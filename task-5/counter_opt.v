==> flow/design.v <==
(* top =  1  *)
(* src = "counter.v:1.1-95.10" *)
module counter_opt(clk, rst, mode, cnt);
  (* src = "counter.v:10.5-30.8" *)
  wire [9:0] _00_;
  (* src = "counter.v:10.5-30.8" *)
  wire [9:0] _01_;
  (* src = "counter.v:10.5-30.8" *)
  wire [9:0] _02_;
  (* src = "counter.v:10.5-30.8" *)
  wire [9:0] _03_;
  (* src = "counter.v:10.5-30.8" *)
  wire [9:0] _04_;
  (* src = "counter.v:10.5-30.8" *)
  wire [9:0] _05_;
  (* src = "counter.v:36.20-36.33|map.v:15.22-15.23" *)
  (* unused_bits = "10" *)
  wire [10:0] _06_;
  (* src = "counter.v:36.20-36.33|map.v:13.22-13.23" *)
  (* unused_bits = "9" *)
  wire [10:0] _07_;
  (* src = "counter.v:36.20-36.33|map.v:14.22-14.23" *)
  wire [10:0] _08_;
  (* src = "counter.v:36.20-36.33|map.v:25.26-25.37" *)
  wire [1:0] _09_;
  (* src = "counter.v:36.20-36.33|map.v:25.26-25.37" *)
  wire [2:0] _10_;
  (* src = "counter.v:36.20-36.33|map.v:25.26-25.37" *)
  wire [3:0] _11_;
  (* src = "counter.v:36.20-36.33|map.v:25.26-25.37" *)
  wire [4:0] _12_;
  (* src = "counter.v:36.20-36.33|map.v:25.26-25.37" *)
  wire [5:0] _13_;
  (* src = "counter.v:36.20-36.33|map.v:25.26-25.37" *)
  wire [6:0] _14_;
  (* src = "counter.v:36.20-36.33|map.v:25.26-25.37" *)
  wire [7:0] _15_;
  (* src = "counter.v:36.20-36.33|map.v:25.26-25.37" *)
  wire [8:0] _16_;
  (* src = "counter.v:36.20-36.33" *)
  wire [9:0] _17_;
  (* src = "counter.v:13.17-13.32" *)
  wire _18_;
  (* src = "counter.v:22.17-22.31" *)
  wire _19_;
  (* src = "counter.v:3.17-3.20" *)
  input clk;
  wire clk;
  (* src = "counter.v:6.29-6.32" *)
  output [9:0] cnt;
  reg [9:0] cnt = 10'h3ce;
  (* src = "counter.v:5.17-5.21" *)
  input mode;
  wire mode;
  (* src = "counter.v:4.17-4.20" *)
  input rst;
  wire rst;
  (* src = "counter.v:8.22-8.29" *)
  wire [9:0] summand;
  (* src = "counter.v:32.5-38.8" *)
  always @(posedge clk)
    if (rst) cnt <= 10'h3ce;
    else cnt <= { _17_[9:1], _08_[0] };
  assign { _07_[9:1], _06_[1] } = cnt & { summand[9], summand[9], summand[9], summand[9], summand[9], summand[4:0] };
  assign _08_[9:0] = cnt ^ { summand[9], summand[9], summand[9], summand[9], summand[9], summand[4:0] };
  assign _04_[9] = $signed(cnt) >= (* src = "counter.v:23.21-23.37" *) $signed(10'h323);
  assign _05_[9] = $signed(cnt) >= (* src = "counter.v:26.26-26.42" *) $signed(10'h32c);
  assign _01_[2] = $signed(cnt) <= (* src = "counter.v:14.21-14.36" *) $signed(10'h0e6);
  assign _02_[3] = $signed(cnt) <= (* src = "counter.v:17.26-17.41" *) $signed(10'h0e1);
  assign _18_ = $signed(cnt) != (* src = "counter.v:13.17-13.32" *) $signed(10'h3f0);
  assign _19_ = $signed(cnt) != (* src = "counter.v:22.17-22.31" *) $signed(10'h3fe);
  assign { _03_[3], _03_[9], _03_[4] } = _19_ ? (* full_case = 32'd1 *) (* src = "counter.v:22.17-22.31|counter.v:22.13-28.16" *) { 1'h0, _04_[9], _04_[9] } : { _05_[9], _05_[9], 1'h0 };
  assign _00_[3:2] = _18_ ? (* full_case = 32'd1 *) (* src = "counter.v:13.17-13.32|counter.v:13.13-19.16" *) { 1'h0, _01_[2] } : { _02_[3], 1'h0 };
  assign { summand[9], summand[4:0] } = mode ? (* full_case = 32'd1 *) (* src = "counter.v:12.13-12.17|counter.v:12.9-29.12" *) { 2'h0, _00_[3:2], _00_[3:2] } : { _03_[9], _03_[4:3], _03_[9], _03_[9], _03_[4] };
  assign _09_[0] = & (* src = "counter.v:36.20-36.33|map.v:30.41-30.50" *) { _08_[1], _06_[1] };
  assign _10_[0] = & (* src = "counter.v:36.20-36.33|map.v:30.41-30.50" *) { _08_[2:1], _06_[1] };
  assign _10_[1] = & (* src = "counter.v:36.20-36.33|map.v:30.41-30.50" *) { _07_[1], _08_[2] };
  assign _11_[0] = & (* src = "counter.v:36.20-36.33|map.v:30.41-30.50" *) { _08_[3:1], _06_[1] };
  assign _11_[1] = & (* src = "counter.v:36.20-36.33|map.v:30.41-30.50" *) { _07_[1], _08_[3:2] };
  assign _11_[2] = & (* src = "counter.v:36.20-36.33|map.v:30.41-30.50" *) { _07_[2], _08_[3] };
  assign _12_[0] = & (* src = "counter.v:36.20-36.33|map.v:30.41-30.50" *) { _08_[4:1], _06_[1] };
  assign _12_[1] = & (* src = "counter.v:36.20-36.33|map.v:30.41-30.50" *) { _07_[1], _08_[4:2] };
  assign _12_[2] = & (* src = "counter.v:36.20-36.33|map.v:30.41-30.50" *) { _07_[2], _08_[4:3] };
  assign _12_[3] = & (* src = "counter.v:36.20-36.33|map.v:30.41-30.50" *) { _07_[3], _08_[4] };
  assign _13_[0] = & (* src = "counter.v:36.20-36.33|map.v:30.41-30.50" *) { _08_[5:1], _06_[1] };
  assign _13_[1] = & (* src = "counter.v:36.20-36.33|map.v:30.41-30.50" *) { _07_[1], _08_[5:2] };
  assign _13_[2] = & (* src = "counter.v:36.20-36.33|map.v:30.41-30.50" *) { _07_[2], _08_[5:3] };
  assign _13_[3] = & (* src = "counter.v:36.20-36.33|map.v:30.41-30.50" *) { _07_[3], _08_[5:4] };
  assign _13_[4] = & (* src = "counter.v:36.20-36.33|map.v:30.41-30.50" *) { _07_[4], _08_[5] };
  assign _14_[0] = & (* src = "counter.v:36.20-36.33|map.v:30.41-30.50" *) { _08_[6:1], _06_[1] };
  assign _14_[1] = & (* src = "counter.v:36.20-36.33|map.v:30.41-30.50" *) { _07_[1], _08_[6:2] };
  assign _14_[2] = & (* src = "counter.v:36.20-36.33|map.v:30.41-30.50" *) { _07_[2], _08_[6:3] };
  assign _14_[3] = & (* src = "counter.v:36.20-36.33|map.v:30.41-30.50" *) { _07_[3], _08_[6:4] };
  assign _14_[4] = & (* src = "counter.v:36.20-36.33|map.v:30.41-30.50" *) { _07_[4], _08_[6:5] };
  assign _14_[5] = & (* src = "counter.v:36.20-36.33|map.v:30.41-30.50" *) { _07_[5], _08_[6] };
  assign _15_[0] = & (* src = "counter.v:36.20-36.33|map.v:30.41-30.50" *) { _08_[7:1], _06_[1] };
  assign _15_[1] = & (* src = "counter.v:36.20-36.33|map.v:30.41-30.50" *) { _07_[1], _08_[7:2] };
  assign _15_[2] = & (* src = "counter.v:36.20-36.33|map.v:30.41-30.50" *) { _07_[2], _08_[7:3] };
  assign _15_[3] = & (* src = "counter.v:36.20-36.33|map.v:30.41-30.50" *) { _07_[3], _08_[7:4] };
  assign _15_[4] = & (* src = "counter.v:36.20-36.33|map.v:30.41-30.50" *) { _07_[4], _08_[7:5] };
  assign _15_[5] = & (* src = "counter.v:36.20-36.33|map.v:30.41-30.50" *) { _07_[5], _08_[7:6] };
  assign _15_[6] = & (* src = "counter.v:36.20-36.33|map.v:30.41-30.50" *) { _07_[6], _08_[7] };
  assign _16_[0] = & (* src = "counter.v:36.20-36.33|map.v:30.41-30.50" *) { _08_[8:1], _06_[1] };
  assign _16_[1] = & (* src = "counter.v:36.20-36.33|map.v:30.41-30.50" *) { _07_[1], _08_[8:2] };
  assign _16_[2] = & (* src = "counter.v:36.20-36.33|map.v:30.41-30.50" *) { _07_[2], _08_[8:3] };
  assign _16_[3] = & (* src = "counter.v:36.20-36.33|map.v:30.41-30.50" *) { _07_[3], _08_[8:4] };
  assign _16_[4] = & (* src = "counter.v:36.20-36.33|map.v:30.41-30.50" *) { _07_[4], _08_[8:5] };
  assign _16_[5] = & (* src = "counter.v:36.20-36.33|map.v:30.41-30.50" *) { _07_[5], _08_[8:6] };
  assign _16_[6] = & (* src = "counter.v:36.20-36.33|map.v:30.41-30.50" *) { _07_[6], _08_[8:7] };
  assign _16_[7] = & (* src = "counter.v:36.20-36.33|map.v:30.41-30.50" *) { _07_[7], _08_[8] };
  assign _06_[2] = | (* src = "counter.v:36.20-36.33|map.v:26.27-26.39" *) { _07_[1], _09_[0] };
  assign _06_[3] = | (* src = "counter.v:36.20-36.33|map.v:26.27-26.39" *) { _07_[2], _10_[1:0] };
  assign _06_[4] = | (* src = "counter.v:36.20-36.33|map.v:26.27-26.39" *) { _07_[3], _11_[2:0] };
  assign _06_[5] = | (* src = "counter.v:36.20-36.33|map.v:26.27-26.39" *) { _07_[4], _12_[3:0] };
  assign _06_[6] = | (* src = "counter.v:36.20-36.33|map.v:26.27-26.39" *) { _07_[5], _13_[4:0] };
  assign _06_[7] = | (* src = "counter.v:36.20-36.33|map.v:26.27-26.39" *) { _07_[6], _14_[5:0] };
  assign _06_[8] = | (* src = "counter.v:36.20-36.33|map.v:26.27-26.39" *) { _07_[7], _15_[6:0] };
  assign _06_[9] = | (* src = "counter.v:36.20-36.33|map.v:26.27-26.39" *) { _07_[8], _16_[7:0] };
  assign _17_[9:1] = _08_[9:1] ^ (* src = "counter.v:36.20-36.33|map.v:44.29-44.60" *) _06_[9:1];
  assign { _00_[9:4], _00_[1:0] } = { 6'h00, _00_[3:2] };
  assign { _01_[9:3], _01_[1:0] } = { 8'h00, _01_[2] };
  assign { _02_[9:4], _02_[2:0] } = { 7'h00, _02_[3], 1'h0 };
  assign { _03_[8:5], _03_[2:0] } = { _03_[9], _03_[9], _03_[9], _03_[9], _03_[9], _03_[9], _03_[4] };
  assign _04_[8:0] = { _04_[9], _04_[9], _04_[9], _04_[9], _04_[9], 1'h0, _04_[9], _04_[9], _04_[9] };
  assign _05_[8:0] = { _05_[9], _05_[9], _05_[9], _05_[9], 1'h0, _05_[9], _05_[9], _05_[9], 1'h0 };
  assign _06_[0] = 1'hx;
  assign { _07_[10], _07_[0] } = { 1'h0, _06_[1] };
  assign _08_[10] = 1'h0;
  assign _09_[1] = _07_[1];
  assign _10_[2] = _07_[2];
  assign _11_[3] = _07_[3];
  assign _12_[4] = _07_[4];
  assign _13_[5] = _07_[5];
  assign _14_[6] = _07_[6];
  assign _15_[7] = _07_[7];
  assign _16_[8] = _07_[8];
  assign _17_[0] = _08_[0];
  assign summand[8:5] = { summand[9], summand[9], summand[9], summand[9] };
endmodule
Reports on counter_opt
What the tools print for counter_opt, step after step.
Line numbers count from 1 in the design file above.
Cell names lack the library's common part.
The mark - stands for no value.
- top module: counter_opt
- clock input: clk
- cell library: sky130hd
- library corner: tt_025C_1v80

After elaboration
Source: Yosys, flattened and elaborated, memories not mapped. Widths are those after wreduce; folded enables and synchronous resets count as part of the registers. Registers that Yosys merges into a memory's read port (data or address) are not register bits. Print and check cells do not count. Equal cells are merged and count once.
- noted $add $sub $neg: 0
- noted multiply operators: 0
- div/mod/pow operators at 0
- magnitude comparators at 4
- eq/ne operators: 2
- shifts and indexed selects: 0
- multiplexer cells: 3
- bitwise gates (word level) at 3
- reduce/logical cells: 44
- operator list (operator ; number):
    AND reduction 5 bit ; 5
    AND reduction 4 bit ; 6
    AND reduction 6 bit ; 4
    AND reduction 3 bit ; 7
    AND reduction 7 bit ; 3
    greater-or-equal comparator 10 x 9 -> 1 bit with constant B ; 2
    <= comparator 10 x 9 -> 1 bit with constant B ; 2
    AND reduction 2 bit ; 8
    AND reduction 8 bit ; 2
    bitwise XOR 10 bit ; 1
    != test 10 x 2 -> 1 bit with constant B ; 1
    != test 10 x 5 -> 1 bit with constant B ; 1
    bitwise AND 9 bit ; 1
    bitwise XOR 9 bit ; 1
    AND reduction 9 bit ; 1
    OR reduction 9 bit ; 1
    OR reduction 8 bit ; 1
    OR reduction 7 bit ; 1
    OR reduction 6 bit ; 1
    2-to-1 mux 6 bit ; 1
    OR reduction 5 bit ; 1
    OR reduction 4 bit ; 1
    OR reduction 3 bit ; 1
    2-to-1 mux 3 bit ; 1
    OR reduction 2 bit ; 1
    2-to-1 mux 2 bit ; 1
- bits in registers: 10
- bits in latches: 0
- memory bits (writable) at 0
- ROM bits at 0
- clocked read ports x word width: 0
- noted memory cells: 0
- output and inout port bits: 10
- elaborated cells: 57

Longest topological paths
Depth = most cells in a row (Yosys ltp): at word level without a register or memory, in the mapped netlist without a sequential cell, where the memories' decode and read muxes count.
- noted depth in word-level cells: 7
- noted ABC_AREA: 0
- depth in mapped cells: 12
- depth with buffers taken out at 12

Netlist
Yosys stat after the flow's synthesis: flattened, memories mapped to cells. It holds for the ABC_AREA given above (unset counts as 0); a run with the other value may have another netlist.
- cells in the netlist at 84
- noted synthesis area: 747.0 um^2
- sequential part of the area: 200.2 um^2
- flip-flop cells: 10
- noted buffers: 1
- cell types (cell ; number ; area in all (um^2)):
    dfxtp_1 ; 10 ; 200.192
    ha_1 ; 10 ; 125.12
    a21o_1 ; 5 ; 37.536
    nor2_1 ; 7 ; 26.275
    xnor2_1 ; 3 ; 26.275
    a21oi_1 ; 4 ; 20.019
    fa_1 ; 1 ; 20.019
    o21ai_0 ; 4 ; 20.019
    nand2_1 ; 5 ; 18.768
    nand2b_1 ; 3 ; 18.768
    nor2b_1 ; 3 ; 18.768
    o2111ai_2 ; 1 ; 15.014
    o21bai_1 ; 2 ; 15.014
    a211oi_2 ; 1 ; 12.512
    or3_1 ; 2 ; 12.512
    a2111o_1 ; 1 ; 11.261
    a311o_1 ; 1 ; 10.01
    mux2i_1 ; 1 ; 10.01
Other cell types: 18; their cells: 20.

Worst setup path after synthesis
OpenSTA on the mapped netlist: ideal clock, no wires. The path of least setup slack (recovery checks aside). Input and output delay are each 20% of the period. Register names are those of the netlist, which keeps one name where synthesis merged equal registers.
- path kind: register to register
- start point: reg (no name shown)
- end point: reg (no name shown)
- noted clock period: 3.95 ns
- setup time: 0.114 ns
- time at the first pin: 0.000 ns
- arrival at 2.785 ns
- required time: 3.836 ns
- slack: 1.051 ns
- delay of the path at 2.899 ns
- stages on the path: 13
- noted buffers on the path: 0
- noted synthesis period reached: 2.899 ns
"delay of the path" is the arrival time less input delay plus setup time.
"stages on the path": output pins that drive a net of the path, with the launching flip-flop's if there is one; two outputs of one cell count as two.
"synthesis period reached" = period - worst setup slack (recovery checks aside). The figure is calculated, with input and output delays left at 20% of the set period.
Between the ends stands the longest chain of elaborated cells between them, by number of cells; it is not shown to be the way that was timed. Of several equally long chains one is given.
A line is the first line of the expression or statement that the cell stems from. Yosys adds cells for indexed reads and writes and turns some case tables into memories.
- cell sequence: dfxtp_1 a2111o_1 a211oi_2 nand2b_1 a21o_2 nand2_1 ha_1 ha_1 o21a_1 o2111ai_2 a21oi_1 or3_1 a21o_1
- length of the longest elaborated chain: 7
- RTL lines, path post-synthesis (element ; RTL line ; text):
    greater-or-equal comparator 10 x 9 -> 1 bit ; - ;
    2-to-1 mux 3 bit ; - ;
    2-to-1 mux 6 bit ; - ;
    bitwise AND 9 bit ; 64 ; assign { _07_[9:1], _06_[1] } = cnt & { summand[9], summand[9], summand[9], summand[9], summand[9], summand[4: ...
    AND reduction 9 bit ; - ;
    OR reduction 9 bit ; - ;
    bitwise XOR 9 bit ; - ;

Worst path after layout
From the final timing report of stored run 1: the path of least setup slack in the routed layout; clock arrival at registers is part of the times.
- path kind: register to register
- start point: reg (no name shown)
- end point: reg (no name shown)
- noted clock period: 2.79 ns
- setup time: 0.11 ns
- time at the first pin: 0.24 ns
- arrival at 3.10 ns
- required time: 2.92 ns
- slack: -0.18 ns
- stages on the path: 13
- noted buffers on the path: 0
Between the ends stands the longest chain of elaborated cells between them, by number of cells; it is not shown to be the way that was timed. Of several equally long chains one is given.
- cell sequence: dfxtp_4 a2111o_1 a211oi_4 nand2b_4 a21o_4 o21ai_2 ha_2 ha_4 o21a_4 o2111ai_4 a21oi_2 or3_1 a21o_1
- length of the longest elaborated chain: 7
- RTL lines, path post-layout (element ; RTL line ; text):
    greater-or-equal comparator 10 x 9 -> 1 bit ; - ;
    2-to-1 mux 3 bit ; - ;
    2-to-1 mux 6 bit ; - ;
    bitwise AND 9 bit ; 64 ; assign { _07_[9:1], _06_[1] } = cnt & { summand[9], summand[9], summand[9], summand[9], summand[9], summand[4: ...
    AND reduction 9 bit ; - ;
    OR reduction 9 bit ; - ;
    bitwise XOR 9 bit ; - ;

Memo
Re: implementation data of counter_opt

Measured results for counter_opt: 2 stored runs of the Yosys and OpenROAD flow on sky130hd. The settings differ; the order carries no meaning. The constraints put input and output delay at 20% of the set period each and load the outputs with 0.01 pF.
"clock period achieved" is the run's clock period less its worst setup slack. It is reckoned from that one timing run; input and output delays stay at 20% of the period that was set.
By "time of the worst setup path" is meant the share of the clock period that the worst setup path is allowed (20% is reserved at inputs, 20% at outputs), minus its slack. Clock arrival times at its registers enter into it.
"power consumption" rests on the timing tool's default activity at the inputs, not on a simulated workload.

Stored run 1

==> flow/run.sh <==
#!/bin/bash
# the make line also repeats the synthesis and layout settings of config.mk as NAME=value (left out here)
make -C /OpenROAD-flow-scripts/flow DESIGN_CONFIG=/design/flow/config.mk WORK_HOME=/design/flow/orfs CLKGATE_MAP_FILE= finish
==> flow/config.mk <==
export PLATFORM = sky130hd
export DESIGN_NAME = counter_opt
export DESIGN_NICKNAME = counter_opt
export VERILOG_FILES = /design/flow/design.v
export SDC_FILE = /design/flow/constraint.sdc
export NUM_CORES = 4
export LEC_CHECK = 0
export CAP_MARGIN = 20
export CELL_PAD_IN_SITES_DETAIL_PLACEMENT = 1
export CORE_ASPECT_RATIO = 0.59
export CORE_MARGIN = 2
export CORE_UTILIZATION = 24
export CTS_CLUSTER_DIAMETER = 162
export GPL_TIMING_DRIVEN = 1
export MAX_ROUTING_LAYER = met4
export MIN_ROUTING_LAYER = met1
export PLACE_DENSITY = 0.43
export SLEW_MARGIN = 30
==> flow/constraint.sdc <==
create_clock -name core_clock -period 2.79 [get_ports {clk}]
set_input_delay 0.5580 -clock core_clock [delete_from_list [all_inputs] [get_ports {clk}]]
set_output_delay 0.5580 -clock core_clock [all_outputs]
set_load 0.01 [all_outputs]

Measured in stored run 1:
- time of the worst setup path: 2.97 ns
- worst setup path kind: register to register
- setup slack of the worst path at -0.180 ns
- standard-cell area after routing at 1295.0 um^2
- total die area at 3590.1 um^2
- post-layout utilization: 43.9 %
- mapped cell area after synthesis at 747.0 um^2
- noted the clock period achieved: 2.970 ns
- power consumption: 0.001662 W
- noted the worst hold slack: 0.744 ns

Stored run 2

==> flow/run.sh <==
#!/bin/bash
# the make line also repeats the synthesis and layout settings of config.mk as NAME=value (left out here)
make -C /OpenROAD-flow-scripts/flow DESIGN_CONFIG=/design/flow/config.mk WORK_HOME=/design/flow/orfs CLKGATE_MAP_FILE= finish
==> flow/config.mk <==
export PLATFORM = sky130hd
export DESIGN_NAME = counter_opt
export DESIGN_NICKNAME = counter_opt
export VERILOG_FILES = /design/flow/design.v
export SDC_FILE = /design/flow/constraint.sdc
export NUM_CORES = 4
export LEC_CHECK = 0
export CAP_MARGIN = 20
export CELL_PAD_IN_SITES_GLOBAL_PLACEMENT = 3
export CORE_ASPECT_RATIO = 1.81
export CORE_MARGIN = 8
export CORE_UTILIZATION = 56
export GPL_ROUTABILITY_DRIVEN = 0
export GPL_TIMING_DRIVEN = 0
export PLACE_DENSITY = 0.42
export SLEW_MARGIN = 35
==> flow/constraint.sdc <==
create_clock -name core_clock -period 2.45 [get_ports {clk}]
set_input_delay 0.4900 -clock core_clock [delete_from_list [all_inputs] [get_ports {clk}]]
set_output_delay 0.4900 -clock core_clock [all_outputs]
set_load 0.01 [all_outputs]

Stored run 2: unfinished; error PDN-0185 in floorplanning.
